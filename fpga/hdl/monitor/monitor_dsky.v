==> flow/design.v <==
`timescale 1ns / 1ps
`default_nettype none
`timescale 1ns / 1ps
module monitor_dsky(
    input wire clk,
    input wire rst_n,
    input wire read_en,
    input wire write_en,
    input wire [15:0] addr,
    input wire [15:0] data_in,
    output wire [15:0] data_out,
    input wire mgojam,
    input wire [12:1] mt,
    input wire msqext,
    input wire [15:10] sq,
    input wire mrchg,
    input wire [9:1] ch,
    input wire [15:1] out0,
    input wire [15:1] dsalmout,
    input wire [15:1] chan13,
    output wire [16:1] mdt,
    output reg keyrupt1,
    output reg keyrupt2
);
wire [16:1] mdt_mainkey;
wire [16:1] mdt_navkey;
wire [16:1] mdt_pro;
assign mdt = mdt_mainkey | mdt_navkey | mdt_pro;
wire [15:12] rywd;
assign rywd = out0[15:12];
reg [15:12] rywd_p;
reg [18:0] rywd_timer;
wire [11:1] ryb;
assign ryb = out0[11:1];
reg [9:0] prog;
reg [9:0] verb;
reg [9:0] noun;
reg [26:0] reg1;
reg [26:0] reg2;
reg [26:0] reg3;
reg prio_disp;
reg no_dap;
reg vel;
reg no_att;
reg alt;
reg gimbal_lock;
reg tracker;
reg prog_alarm;
always @(posedge clk or negedge rst_n) begin
    if (~rst_n) begin
        prog <= 10'b0;
        verb <= 10'b0;
        noun <= 10'b0;
        reg1 <= 27'b0;
        reg2 <= 27'b0;
        reg3 <= 27'b0;
        prio_disp <= 1'b0;
        no_dap <= 1'b0;
        vel <= 1'b0;
        no_att <= 1'b0;
        alt <= 1'b0;
        gimbal_lock <= 1'b0;
        tracker <= 1'b0;
        prog_alarm <= 1'b0;
        rywd_p <= 4'b0;
        rywd_timer <= 19'd500000;
    end else begin
        if (rywd == rywd_p) begin
            if (rywd_timer > 19'b0) begin
                rywd_timer <= rywd_timer - 19'b1;
            end else begin
                case (rywd)
                4'o01: begin
                    reg3[9:0] <= ryb[10:1];
                    reg3[25] <= ryb[11];
                end
                4'o02: begin
                    reg3[19:10] <= ryb[10:1];
                    reg3[26] <= ryb[11];
                end
                4'o03: begin
                    reg3[24:20] <= ryb[5:1];
                    reg2[4:0] <= ryb[10:6];
                end
                4'o04: begin
                    reg2[14:5] <= ryb[10:1];
                    reg2[25] <= ryb[11];
                end
                4'o05: begin
                    reg2[24:15] <= ryb[10:1];
                    reg2[26] <= ryb[11];
                end
                4'o06: begin
                    reg1[9:0] <= ryb[10:1];
                    reg1[25] <= ryb[11];
                end
                4'o07: begin
                    reg1[19:10] <= ryb[10:1];
                    reg1[26] <= ryb[11];
                end
                4'o10: begin
                    reg1[24:20] <= ryb[5:1];
                end
                4'o11: begin
                    noun[9:0] <= ryb[10:1];
                end
                4'o12: begin
                    verb[9:0] <= ryb[10:1];
                end
                4'o13: begin
                    prog[9:0] <= ryb[10:1];
                end
                4'o14: begin
                    prio_disp   <= ryb[1];
                    no_dap      <= ryb[2];
                    vel         <= ryb[3];
                    no_att      <= ryb[4];
                    alt         <= ryb[5];
                    gimbal_lock <= ryb[6];
                    tracker     <= ryb[8];
                    prog_alarm  <= ryb[9];
                end
                endcase
            end
        end else begin
            rywd_timer <= 19'd500000;
        end
        rywd_p <= rywd;
    end
end
reg restart_ff;
always @(posedge clk or negedge rst_n) begin
    if (~rst_n) begin
        restart_ff <= 1'b0;
    end else begin
        if (mgojam) begin
            restart_ff <= 1'b1;
        end else if ((keyrupt1 & (main_keycode == 5'b10010)) | (keyrupt2 & (nav_keycode == 5'b10010))) begin
            restart_ff <= 1'b0;
        end
    end
end
wire restart;
assign restart = restart_ff | chan13[10];
wire upl_act;
assign upl_act = dsalmout[3];
wire stby;
assign stby = chan13[10];
wire key_rel;
assign key_rel = dsalmout[5];
wire opr_err;
assign opr_err = dsalmout[7];
wire temp;
assign temp = dsalmout[4];
wire com_act;
assign com_act = dsalmout[2];
wire vnflash;
assign vnflash = dsalmout[6];
reg [4:0] main_keycode;
reg [6:0] nav_keycode;
reg proceed;
wire rxor_start;
assign rxor_start = msqext & (sq == 6'o06) & ((ch == 9'o32) | (ch == 9'o72)) & mt[2];
reg rxor_32;
always @(posedge clk or negedge rst_n) begin
    if (~rst_n) begin
        rxor_32 <= 1'b0;
    end else begin
        if (rxor_start) begin
            rxor_32 <= 1'b1;
        end else if (mt[12]) begin
            rxor_32 <= 1'b0;
        end
    end
end
reg mainkey_cycle;
reg navkey_cycle;
assign mdt_pro = (proceed & rxor_32 & mt[9]) ? 16'o20000 : 16'o0;
assign mdt_mainkey = (mrchg & mainkey_cycle) ? {11'b0, main_keycode} : 16'o0;
assign mdt_navkey = (mrchg & navkey_cycle) ? {9'b0, nav_keycode} : 16'o0;
always @(posedge clk or negedge rst_n) begin
    if (~rst_n) begin
        mainkey_cycle <= 1'b0;
        navkey_cycle <= 1'b0;
    end else begin
        if (mrchg & (ch == 9'o15)) begin
            mainkey_cycle <= 1'b1;
        end else if (mt[11]) begin
            mainkey_cycle <= 1'b0;
        end
        if (mrchg & (ch == 9'o16)) begin
            navkey_cycle <= 1'b1;
        end else if (mt[11]) begin
            navkey_cycle <= 1'b0;
        end
    end
end
always @(posedge clk or negedge rst_n) begin
    if (~rst_n) begin
        main_keycode <= 5'b0;
        nav_keycode <= 7'b0;
        proceed <= 1'b0;
        keyrupt1 <= 1'b0;
        keyrupt2 <= 1'b0;
    end else begin
        keyrupt1 <= 1'b0;
        keyrupt2 <= 1'b0;
        if (rxor_32 & mt[11]) begin
            proceed <= 1'b0;
        end
        if (mainkey_cycle & (mt[10])) begin
            main_keycode <= 5'b0;
        end
        if (navkey_cycle & (mt[10])) begin
            nav_keycode <= 7'b0;
        end
        if (write_en) begin
            case (addr)
            16'h09: begin
                main_keycode <= data_in[4:0];
                keyrupt1 <= 1'b1;
            end
            16'h0C: begin
                nav_keycode <= data_in[6:0];
                keyrupt2 <= 1'b1;
            end
            16'h0A: begin
                proceed <= 1'b1;
            end
            endcase
        end
    end
end
reg [15:0] read_data;
reg read_done;
assign data_out = read_done ? read_data : 16'b0;
always @(posedge clk or negedge rst_n) begin
    if (~rst_n) begin
        read_data <= 16'b0;
        read_done <= 1'b0;
    end else if (read_en) begin
        read_done <= 1'b1;
        case (addr)
        16'h00:   read_data <= {6'b0, prog};
        16'h01:   read_data <= {4'b0, verb};
        16'h02:   read_data <= {1'b0, noun};
        16'h03: read_data <= {1'b0, reg1[14:0]};
        16'h04: read_data <= {4'b0, reg1[26:15]};
        16'h05: read_data <= {1'b0, reg2[14:0]};
        16'h06: read_data <= {4'b0, reg2[26:15]};
        16'h07: read_data <= {1'b0, reg3[14:0]};
        16'h08: read_data <= {4'b0, reg3[26:15]};
        16'h0B: read_data <= {vnflash, com_act, upl_act, no_att, stby, key_rel, opr_err, no_dap, prio_disp,
                                        temp, gimbal_lock, prog_alarm, restart, tracker, alt, vel};
        endcase
    end else begin
        read_done <= 1'b0;
    end
end
endmodule
`default_nettype wire
# == Tool chain data of monitor_dsky ==
# The steps from the RTL of monitor_dsky to its reports follow in flow order.
# Lines are those of the file above, counted from 1.
# The mark -- stands for no value.
# design
top,monitor_dsky
clk_port,clk
lib,sky130hd
lib_corner,tt_025C_1v80

# == Word level ==
# Source: Yosys, flattened and elaborated, memories not mapped. Widths are those after wreduce. Registers that Yosys merges into a memory's read port (data or address) are not register bits. Print and check cells do not count. Equal cells are merged and count once.
# op_classes
equal,33
n_logic,20
n_addsub,1
reduce_logical,19
compare,1
n_mux,28
# op_table
cell,n
case mux 16 bit (select 10 bit),1
== test 16 x 4 -> 1 bit with constant B,5
== test 16 x 3 -> 1 bit with constant B,4
two-way mux 19 bit,2
AND reduction 3 bit,12
OR 16 bit,2
== test 16 x 2 -> 1 bit with constant B,2
two-way mux 7 bit,4
== test 4 bit with constant B,5
two-way mux 5 bit,4
subtractor 19 x 1 -> 19 bit with constant B,1
greater-than comparator 19 x 1 -> 1 bit with constant B,1
== test 9 x 4 -> 1 bit with constant B,2
== test 16 x 1 -> 1 bit with constant B,1
zero test 16 bit,1
== test 4 x 3 -> 1 bit with constant B,4
two-way mux 16 bit,1
two-way mux 1 bit,15
AND 1 bit,14
two-way mux 14 bit,1
nonzero test 10 bit,1
== test 9 x 5 -> 1 bit with constant B,1
== test 9 x 6 -> 1 bit with constant B,1
nonzero test 2 bit,4
== test 4 x 2 -> 1 bit with constant B,2
== test 7 x 5 -> 1 bit with constant B,1
== test 6 x 3 -> 1 bit with constant B,1
== test 5 bit with constant B,1
# Not listed: further kinds 6, cells in them 8.
# word_totals
out_inout_bits,34
in_bits,111
register_bits,178
wordCells,141

# == Logic depth ==
# Yosys ltp: most cells in a row. Word level: on the elaborated netlist, between registers, memories and ports. Mapped: between sequential cells and ports; inverters and the memories' decode and read muxes count.
# depth
ltp_word,5
abc_area,0
mapped_depth,9
mapped_depth_nobuf,7

# == Synthesis result ==
# Source: synth_stat.txt of the flow (Yosys; design flattened, memories mapped). It holds for the ABC_AREA given above (unset counts as 0); a run with the other value may have another netlist.
# The area totals of this step are shown rounded.
# synth_totals
seqArea_um2,4500
area_um2,8600
ffs,178
cells,742
buf_cells,51
# by_type
cell,n,type_area_um2
sky130_fd_sc_hd__dfrtp_1,171,4.28E+03
sky130_fd_sc_hd__mux2_2,132,1.49E+03
sky130_fd_sc_hd__mux2i_1,27,270.259
sky130_fd_sc_hd__nand2_1,51,191.434
sky130_fd_sc_hd__dfstp_2,7,183.926
sky130_fd_sc_hd__nor2_1,41,153.898
sky130_fd_sc_hd__and2_1,20,125.12
sky130_fd_sc_hd__a22oi_1,15,112.608
sky130_fd_sc_hd__clkbuf_1,29,108.854
sky130_fd_sc_hd__o21ai_0,21,105.101
sky130_fd_sc_hd__a21oi_1,19,95.091
sky130_fd_sc_hd__xnor2_1,10,87.584
sky130_fd_sc_hd__nand4_1,13,81.328
sky130_fd_sc_hd__nor3_1,16,80.077
sky130_fd_sc_hd__a2111oi_0,9,78.826
sky130_fd_sc_hd__o22ai_1,12,75.072
sky130_fd_sc_hd__o2bb2ai_1,8,70.067
sky130_fd_sc_hd__nor4_4,3,63.811
# Other cell types: 40; their cells: 138.

# == Timing after synthesis ==
# OpenSTA on the mapped netlist: ideal clock, no wires. The path of least setup slack (recovery checks aside). Input and output delay are each 20% of the period. Register names are those of the netlist, which keeps one name where synthesis merged equal registers.
# synth_path
kind,input to register
start,in out0[15]
end,reg verb[0]
t_first_pin_ps,1122
delay_ps,2007
setup_slack_ps,2481
clock_period_ps,5610
required_time_ps,5485
setup_ps,125
arrival_ps,3004
input_delay_ps,1122
path_stages,7
n_path_buf,2
period_less_setup_slack_ps,3129
# "delay_ps" = arrival - input delay + setup time.
# "path_stages" counts driving pins, that of a launching flip-flop among them; a cell with two outputs on the path counts twice.
# "period_less_setup_slack_ps" is the clock period less the worst setup slack; recovery checks do not enter. This is arithmetic on one report: input and output delays are still those of the set period (20% each).
# Between the ends stands the longest chain of elaborated cells between them, by number of cells; it is not shown to be the way that was timed. Of several equally long chains one is given.
# A line is the first line of the expression or statement that the cell stems from. Yosys adds cells for indexed reads and writes and turns some case tables into memories.
# synth_via
path_cell_list,sky130_fd_sc_hd__clkbuf_1 sky130_fd_sc_hd__xnor2_1 sky130_fd_sc_hd__and4_1 sky130_fd_sc_hd__clkbuf_1 sky130_fd_sc_hd__nand4_1 sky130_fd_sc_hd__nor2_2 sky130_fd_sc_hd__mux2_2
elab_chain_len,2
cone_cells,3
lines_between,2
cone_classes,eq/ne: 2; reduce/logical: 1
# synth_rtl
item,line,rtl
"start, declared",18,"input wire [15:1] out0,"
== test 4 bit,68,if (rywd == rywd_p) begin
AND reduction 3 bit,--,
"end, assigned",52,verb <= 10'b0;
"end, assigned",108,verb[9:0] <= ryb[10:1];
"end, declared",36,reg [9:0] verb;

# == Timing after layout ==
# Path of least setup slack in the final report of run 1 (OpenROAD, finished layout, wires in). Where an end is a register, its clock arrival counts in the times.
# The report prints the path's times to 10 ps; the period is as set.
# layout_path
kind,register to register
start,reg rywd_timer[0]
end,reg tracker
n_path_buf,0
arrival_ps,3380
setup_ps,110
path_stages,8
t_first_pin_ps,430
clock_period_ps,3390
required_time_ps,3710
setup_slack_ps,330
# Between the ends stands the longest chain of elaborated cells between them, by number of cells; it is not shown to be the way that was timed. Of several equally long chains one is given.
# At most two assigning lines are given for a register; there are more.
# layout_via
path_cell_list,sky130_fd_sc_hd__dfrtp_1 sky130_fd_sc_hd__inv_1 sky130_fd_sc_hd__ha_1 sky130_fd_sc_hd__or4b_1 sky130_fd_sc_hd__nor4_4 sky130_fd_sc_hd__nand3_2 sky130_fd_sc_hd__nor4_4 sky130_fd_sc_hd__mux2_2
elab_chain_len,3
cone_cells,3
lines_between,1
cone_classes,compare: 1; logic: 1; reduce/logical: 1
# layout_rtl
item,line,rtl
"start, declared",32,reg [18:0] rywd_timer;
"start, assigned",66,rywd_timer <= 19'd500000;
"start, assigned",70,rywd_timer <= rywd_timer - 19'b1;
greater-than comparator 19 x 1 -> 1 bit,69,if (rywd_timer > 19'b0) begin
NOT 1 bit,--,
AND reduction 3 bit,--,
"end, assigned",63,tracker <= 1'b0;
"end, assigned",120,tracker     <= ryb[8];
"end, declared",47,reg tracker;

# monitor_dsky through Yosys and OpenROAD on sky130hd: 2 stored runs, unordered, with their settings and measured results. The constraints put input and output delay at 20% of the set period each and load the outputs with 0.01 pF.
# "period_less_ws_ps" = clock period - worst setup slack. The figure is calculated, with input and output delays left at 20% of the set period.
# "worstPathTime_ps" is the time allowed to the run's worst setup path (the clock period less input and output delay, where it has them) less its slack. Clock arrival times count: a late capture clock shortens it, a late launch clock lengthens it.
# "worstPathTime_ps" is given in steps of 10 ps.
# The results are shown rounded.
# Settings: . = not set for that run.
stored run,period_ns,CORE_UTILIZATION,CAP_MARGIN,CORE_MARGIN,SLEW_MARGIN,PLACE_DENSITY,ABC_AREA,GPL_TIMING_DRIVEN,GPL_ROUTABILITY_DRIVEN,CTS_CLUSTER_DIAMETER,MIN_ROUTING_LAYER,MAX_ROUTING_LAYER,fin_ws_ps,die_footprint_um2,worstPathTime_ps,timing.worst_path_kind,period_less_ws_ps,synthArea_um2,fin_util_frac,setup_tns_ps
run 1,3.39,55,20,2,20,.,.,.,.,.,.,.,330,17000,3060,register to register,3065,8600,0.69,0
run 2,4.13,18,35,2,25,0.37,1,0,1,89,met1,met5,800,52000,1670,input to output,3326,9000,0.23,0
