==> flow/design.v <==
`timescale 1ns / 1ps
`default_nettype none
`timescale 1ns / 1ps
module peripheral_instructions(
    input wire clk,
    input wire rst_n,
    input wire monwt,
    input wire [12:1] mt,
    input wire [3:1] mst,
    input wire [16:1] mwl,
    input wire msp,
    output wire inhibit_mstp,
    output reg inhibit_ws,
    output wire rbbk,
    input wire mreqin,
    input wire mtcsa_n,
    input wire load,
    input wire read,
    input wire loadch,
    input wire readch,
    input wire tcsaj,
    input wire [15:1] bb,
    input wire [12:1] s,
    input wire [15:0] data,
    output reg [16:1] read_data,
    output reg read_parity,
    output wire complete,
    output wire mtcsai,
    output wire mread,
    output wire mload,
    output wire mrdch,
    output wire mldch,
    output wire monwbk,
    output reg [16:1] mdt
);
localparam IDLE = 0,
           WAIT_MREQ_DONE = 1,
           REQUEST = 2,
           ALLOW_MCT = 3,
           READ = 4,
           LOAD = 5,
           READCH = 6,
           LOADCH = 7,
           TCSAJ = 8,
           COMPLETE = 9;
reg [3:0] state;
reg [3:0] next_state;
reg [4:0] request;
reg [4:0] request_q;
reg [15:1] req_bb;
reg [15:1] req_bb_q;
reg [12:1] req_s;
reg [12:1] req_s_q;
reg [15:0] req_data;
reg [15:0] req_data_q;
reg [15:0] read_data_q;
reg read_parity_q;
assign mtcsai = request[0];
assign mrdch = request[1];
assign mldch = request[2];
assign mread = request[3];
assign mload = request[4];
assign inhibit_mstp = (state != IDLE) && (state != WAIT_MREQ_DONE) && (state != REQUEST);
assign monwbk = (state == LOAD) & ((req_s == 12'o0003) | (req_s == 12'o0004) | (req_s == 12'o0006));
assign rbbk = ((state == LOAD) | (state == READ)) & (mst == 3'd1) & mt[10];
assign complete = (state == COMPLETE);
reg [13:0] timer;
always @(posedge clk or negedge rst_n) begin
    if (~rst_n) begin
        timer <= 14'b0;
    end else begin
        if (state == IDLE) begin
            timer <= 14'b0;
        end else if (timer < 9375) begin
            timer <= timer + 1;
        end
    end
end
reg mt12_q;
reg [1:0] t12_starts;
always @(posedge clk or negedge rst_n) begin
    if (~rst_n) begin
        mt12_q <= 1'b0;
        t12_starts <= 2'b0;
    end else begin
        mt12_q <= mt[12];
        if (state == REQUEST) begin
            if ((t12_starts < 3) & ~mt12_q & mt[12]) begin
                t12_starts <= t12_starts + 1;
            end
        end else begin
            t12_starts <= 2'b0;
        end
    end
end
always @(*) begin
    inhibit_ws = 1'b0;
    case (state)
    READ,LOAD: begin
        if (mst == 3'd1) inhibit_ws = 1;
    end
    READCH,LOADCH: begin
        if (mt[8]) inhibit_ws = 1;
    end
    endcase
end
always @(*) begin
    mdt = 16'b0;
    read_data_q = read_data;
    read_parity_q = read_parity;
    case (state)
    READ,LOAD: begin
        if (mst == 3'd0) begin
            if (mt[4]) mdt = {req_bb[15], req_bb};
            if (mt[8]) mdt = {4'b0, req_s};
        end else begin
            if ((state == READ) & mt[7]) begin
                read_data_q = mwl;
                read_parity_q = msp;
            end
            if ((state == LOAD) & (mt[4] | mt[9])) mdt = req_data;
        end
    end
    READCH,LOADCH: begin
        if (mt[1]) mdt = {4'b0, req_s};
        if ((state == READCH) & mt[5]) read_data_q = mwl;
        if ((state == LOADCH) & mt[7]) mdt = req_data;
    end
    TCSAJ: begin
        if (mt[8]) mdt = {4'b0, req_s};
    end
    endcase
end
always @(*) begin
    request_q = 5'b0;
    next_state = state;
    req_bb_q = req_bb;
    req_s_q = req_s;
    req_data_q = req_data;
    if (state == IDLE) begin
        if (load | read | loadch | readch | tcsaj) begin
            next_state = WAIT_MREQ_DONE;
            req_bb_q = bb;
            req_s_q = s;
            req_data_q = data;
        end
    end else if (state == COMPLETE) begin
        next_state = IDLE;
    end else if (timer < 9375) begin
        request_q = request;
        case (state)
        WAIT_MREQ_DONE: begin
            if (~mreqin) begin
                request_q = {load, read, loadch, readch, tcsaj};
                next_state = REQUEST;
            end
        end
        REQUEST: begin
            if (t12_starts >= 3) begin
                next_state = ALLOW_MCT;
            end else begin
                if (mreqin) begin
                    if (mread) begin
                        next_state = READ;
                    end else if (mload) begin
                        next_state = LOAD;
                    end else if (mrdch) begin
                        next_state = READCH;
                    end else begin
                        next_state = LOADCH;
                    end
                end else if (~mtcsa_n & monwt & mt[12]) begin
                    next_state = TCSAJ;
                end
            end
        end
        ALLOW_MCT: begin
            if (mt[1]) begin
                next_state = REQUEST;
            end
        end
        READ,LOAD: begin
            if ((mst == 3'b1) & mt[11]) begin
                next_state = COMPLETE;
            end
        end
        READCH,LOADCH,TCSAJ: begin
            if (mt[9]) begin
                next_state = COMPLETE;
            end
        end
        endcase
    end else begin
        next_state = COMPLETE;
    end
end
always @(posedge clk or negedge rst_n) begin
    if (~rst_n) begin
        state <= IDLE;
        request <= 5'b0;
        req_bb <= 15'b0;
        req_s <= 12'b0;
        read_data <= 16'b0;
        req_data <= 16'b0;
        read_parity <= 1'b0;
    end else begin
        state <= next_state;
        request <= request_q;
        req_bb <= req_bb_q;
        req_s <= req_s_q;
        read_data <= read_data_q;
        read_parity <= read_parity_q;
        req_data <= req_data_q;
    end
end
endmodule
`default_nettype wire
## From RTL to reports: peripheral_instructions

What the tools print for peripheral_instructions, step after step.
Line numbers count from 1 in the design file above.
Cell names lack the library's common part.
A cell with n/a has no value.

- Design top: peripheral_instructions
- Clock: clk
- Standard-cell library: sky130hd
- Timing corner: tt_025C_1v80

## Word-level counts

Yosys after proc, flatten, opt, wreduce and memory -nomap, before mapping. Memory bits, and registers merged into a memory's read port (data or address), are not among the register bits. Print and check cells are not counted. Equal cells are merged and count once.

- $lt $le $gt $ge: 3
- Reduce/logical cells: 15
- Add/sub/neg operators: 2
- Equal/unequal tests: 28
- Bitwise operators: 23
- Mux-type cells: 39

Operators by type and width:

| kind | number |
|---|---|
| 2-to-1 mux 16 bit | 8 |
| parallel mux 16 bit (select 3 bit) | 1 |
| 2-to-1 mux 4 bit | 11 |
| parallel mux 16 bit (select 2 bit) | 1 |
| 2-to-1 mux 14 bit | 2 |
| 2-to-1 mux 5 bit | 5 |
| == test 12 x 3 -> 1 bit (second input constant) | 2 |
| 2-to-1 mux 12 bit | 2 |
| inequality test 5 bit (second input constant) | 4 |
| parallel mux 4 bit (select 5 bit) | 1 |
| == test 4 x 3 -> 1 bit (second input constant) | 4 |
| adder 14 x 1 -> 14 bit (second input constant) | 1 |
| < comparator 14 bit (second input constant) | 1 |
| bitwise AND 1 bit | 12 |
| == test 12 x 2 -> 1 bit (second input constant) | 1 |
| OR 1 bit | 8 |
| inequality test 2 bit (second input constant) | 4 |
| == test 4 x 2 -> 1 bit (second input constant) | 2 |
| == test 4 bit (second input constant) | 2 |
| inequality test 8 x 3 -> 1 bit (second input constant) | 1 |
| 2-to-1 mux 2 bit | 4 |
| inequality test 7 bit (second input constant) | 1 |
| AND reduction 7 bit | 1 |
| AND reduction 2 bit | 2 |
| nonzero test 2 bit | 2 |
| OR reduction 2 bit | 2 |
| == test 4 x 1 -> 1 bit (second input constant) | 1 |
| inequality test 4 x 1 -> 1 bit (second input constant) | 1 |

Not listed: further kinds 18, cells in them 23.

- Bits of input ports: 85
- Output and inout port bits: 43
- Elaborated cells: 120
- Register bits after elaboration: 86

## Depth

Yosys ltp: most cells in a row. Word level: on the elaborated netlist, between registers, memories and ports. Mapped: between sequential cells and ports; inverters and the memories' decode and read muxes count.

- Depth after elaboration: 10
- ABC_AREA: 0
- Mapped depth: 7
- Mapped depth without buffers: 6

## After synthesis

Source: synth_stat.txt of the flow (Yosys; design flattened, memories mapped). It holds for the ABC_AREA given above (unset counts as 0); a run with the other value may have another netlist.
Totals and module areas in this step are rounded.

- Cells in the netlist: 377
- Buffers: 23
- Flip-flop cells: 86
- Synthesis area: 4330 um2
- Area of sequential cells: 2150 um2

Cell types:

| type | number | total area (um2) |
|---|---|---|
| dfrtp_1 | 86 | 2.15E+03 |
| mux2_2 | 60 | 675.648 |
| a222oi_1 | 12 | 120.115 |
| nor2_1 | 30 | 112.608 |
| o21ai_0 | 20 | 100.096 |
| a22oi_1 | 12 | 90.086 |
| mux2i_1 | 8 | 80.077 |
| nor3b_1 | 9 | 67.565 |
| nand2_1 | 16 | 60.058 |
| a21oi_1 | 11 | 55.053 |
| xnor2_1 | 6 | 52.55 |
| a32o_1 | 5 | 50.048 |
| buf_2 | 10 | 50.048 |
| clkbuf_1 | 12 | 45.043 |
| or3_1 | 6 | 37.536 |
| mux2_1 | 3 | 33.782 |
| nand2b_1 | 5 | 31.28 |
| ha_1 | 2 | 25.024 |

Other cell types: 34; their cells: 64.

## Path before layout

Source: OpenSTA report_checks on the synthesized netlist (no wires, ideal clock, input and output delay 20% of the period each), path of least setup slack; recovery checks are left aside. Register names are those of the netlist, which keeps one name where synthesis merged equal registers.

- Path type: in2out
- Start: in mst[2]
- End: out mdt[10]
- Stages on the path: 6
- External output delay: 768 ps
- Data required time: 3072 ps
- Data arrival time: 2178 ps
- Period: 3840 ps
- Setup slack: 894 ps
- External input delay: 768 ps
- Launch time at the first pin: 768 ps
- Path delay: 1410 ps
- Path buffers: 2
- Synthesis period reached: 2946 ps

"path delay" is the arrival time less input delay plus setup time.
At an output port there is no setup time.
"stages on the path": output pins that drive a net of the path, with the launching flip-flop's if there is one; two outputs of one cell count as two.
"synthesis period reached" is the clock period less the worst setup slack; recovery checks do not enter. This is arithmetic on one report: input and output delays are still those of the set period (20% each).
The rows between start and end are the longest chain of elaborated cells between them; the timing report does not say that the signal goes this way. Where chains are equally long, one stands for them.
Each line given opens the expression or statement behind the cell; cells for indexed reads and writes are added by Yosys, which also makes memories of some case tables.

- Cells stage by stage: nor3_1 and3b_1 clkbuf_1 buf_2 a222oi_1 o21ai_0
- Cells in the longest elaborated chain: 3
- Elaborated cells between the ends (all ways): 3
- RTL lines with such cells: 2
- Classes of those cells: mux: 2; reduce/logical: 1

Ends and longest elaborated chain, post-synthesis:

| what | RTL line | source |
|---|---|---|
| start, declared | 9 | `input wire [3:1] mst,` |
| logical NOT 3 bit | 113 | `if (mst == 3'd0) begin` |
| 2-to-1 mux 16 bit | 113 |  |
| parallel mux 16 bit (select 3 bit) | 111 | `case (state)` |
| end, declared | 34 | `output reg [16:1] mdt` |

## Path in the finished layout

Path of least setup slack in the final report of flow run A (OpenROAD, finished layout, wires in). Where an end is a register, its clock arrival counts in the times.
The report prints the path's times to 10 ps; the period is as set.

- Path type: in2out
- Start: in mst[3]
- End: out mdt[12]
- Setup slack: -340 ps
- External input delay: 540 ps
- Period: 2700 ps
- External output delay: 540 ps
- Path buffers: 5
- Data arrival time: 2500 ps
- Data required time: 2160 ps
- Launch time at the first pin: 540 ps
- Stages on the path: 9

The rows between start and end are the longest chain of elaborated cells between them; the timing report does not say that the signal goes this way. Where chains are equally long, one stands for them.

- Cells stage by stage: clkdlybuf4s50_1 nor3_2 buf_4 buf_4 and3b_2 buf_2 a222oi_1 o21ai_1 dlygate4sd2_1
- Cells in the longest elaborated chain: 3
- Elaborated cells between the ends (all ways): 3
- RTL lines with such cells: 2
- Classes of those cells: mux: 2; reduce/logical: 1

Ends and longest elaborated chain, after layout:

| what | RTL line | source |
|---|---|---|
| start, declared | 9 | `input wire [3:1] mst,` |
| logical NOT 3 bit | 113 | `if (mst == 3'd0) begin` |
| 2-to-1 mux 16 bit | 113 |  |
| parallel mux 16 bit (select 3 bit) | 111 | `case (state)` |
| end, declared | 34 | `output reg [16:1] mdt` |

Flow measurements of peripheral_instructions on sky130hd: 2 stored runs with different settings, listed in no order. Input and output delays are each 20% of the period that was set; the output load is 0.01 pF.
"achieved clock period" = clock period - worst setup slack. The figure is calculated, with input and output delays left at 20% of the set period.
"time used up by the worst setup path" is the time allowed to the run's worst setup path (the clock period less input and output delay, where it has them) less its slack. Clock arrival times count: a late capture clock shortens it, a late launch clock lengthens it.
"total power of the final layout" rests on the timing tool's default activity at the inputs, not on a simulated workload.
"time used up by the worst setup path" is known to 10 ps.
Values from the reports are rounded here.
Settings: . = not set for that run.

| setting or result | flow run A | flow run B |
|---|---|---|
| period_ns | 2.7 | 2.54 |
| CORE_UTILIZATION | 27 | 47 |
| SETUP_SLACK_MARGIN | -0.27 | . |
| PLACE_DENSITY_LB_ADDON | 0.29 | . |
| CORE_MARGIN | 3 | 2 |
| CELL_PAD_IN_SITES_GLOBAL_PLACEMENT | 1 | . |
| TNS_END_PERCENT | 5 | . |
| GPL_TIMING_DRIVEN | 1 | . |
| CTS_CLUSTER_SIZE | 73 | . |
| SLEW_MARGIN | 40 | 20 |
| MAX_ROUTING_LAYER | met5 | . |
| CAP_MARGIN | 20 | 20 |
| setup slack of the critical path (ps) | -336 | 75 |
| time used up by the worst setup path (ps) | 1960 | 1960 |
| class of the worst setup path | in2out | reg2out |
| setup TNS (ps) | -3680 | 0 |
| achieved clock period (ps) | 3036 | 2465 |
| total power of the final layout (mW) | 5.95 | 6.16 |
| synthesis area (um2) | 4330 | 4330 |
| total die area (um2) | 17600 | 10000 |
| standard-cell area after layout (um2) | 6340 | 6160 |
| utilization (%) | 41.1 | 67.7 |
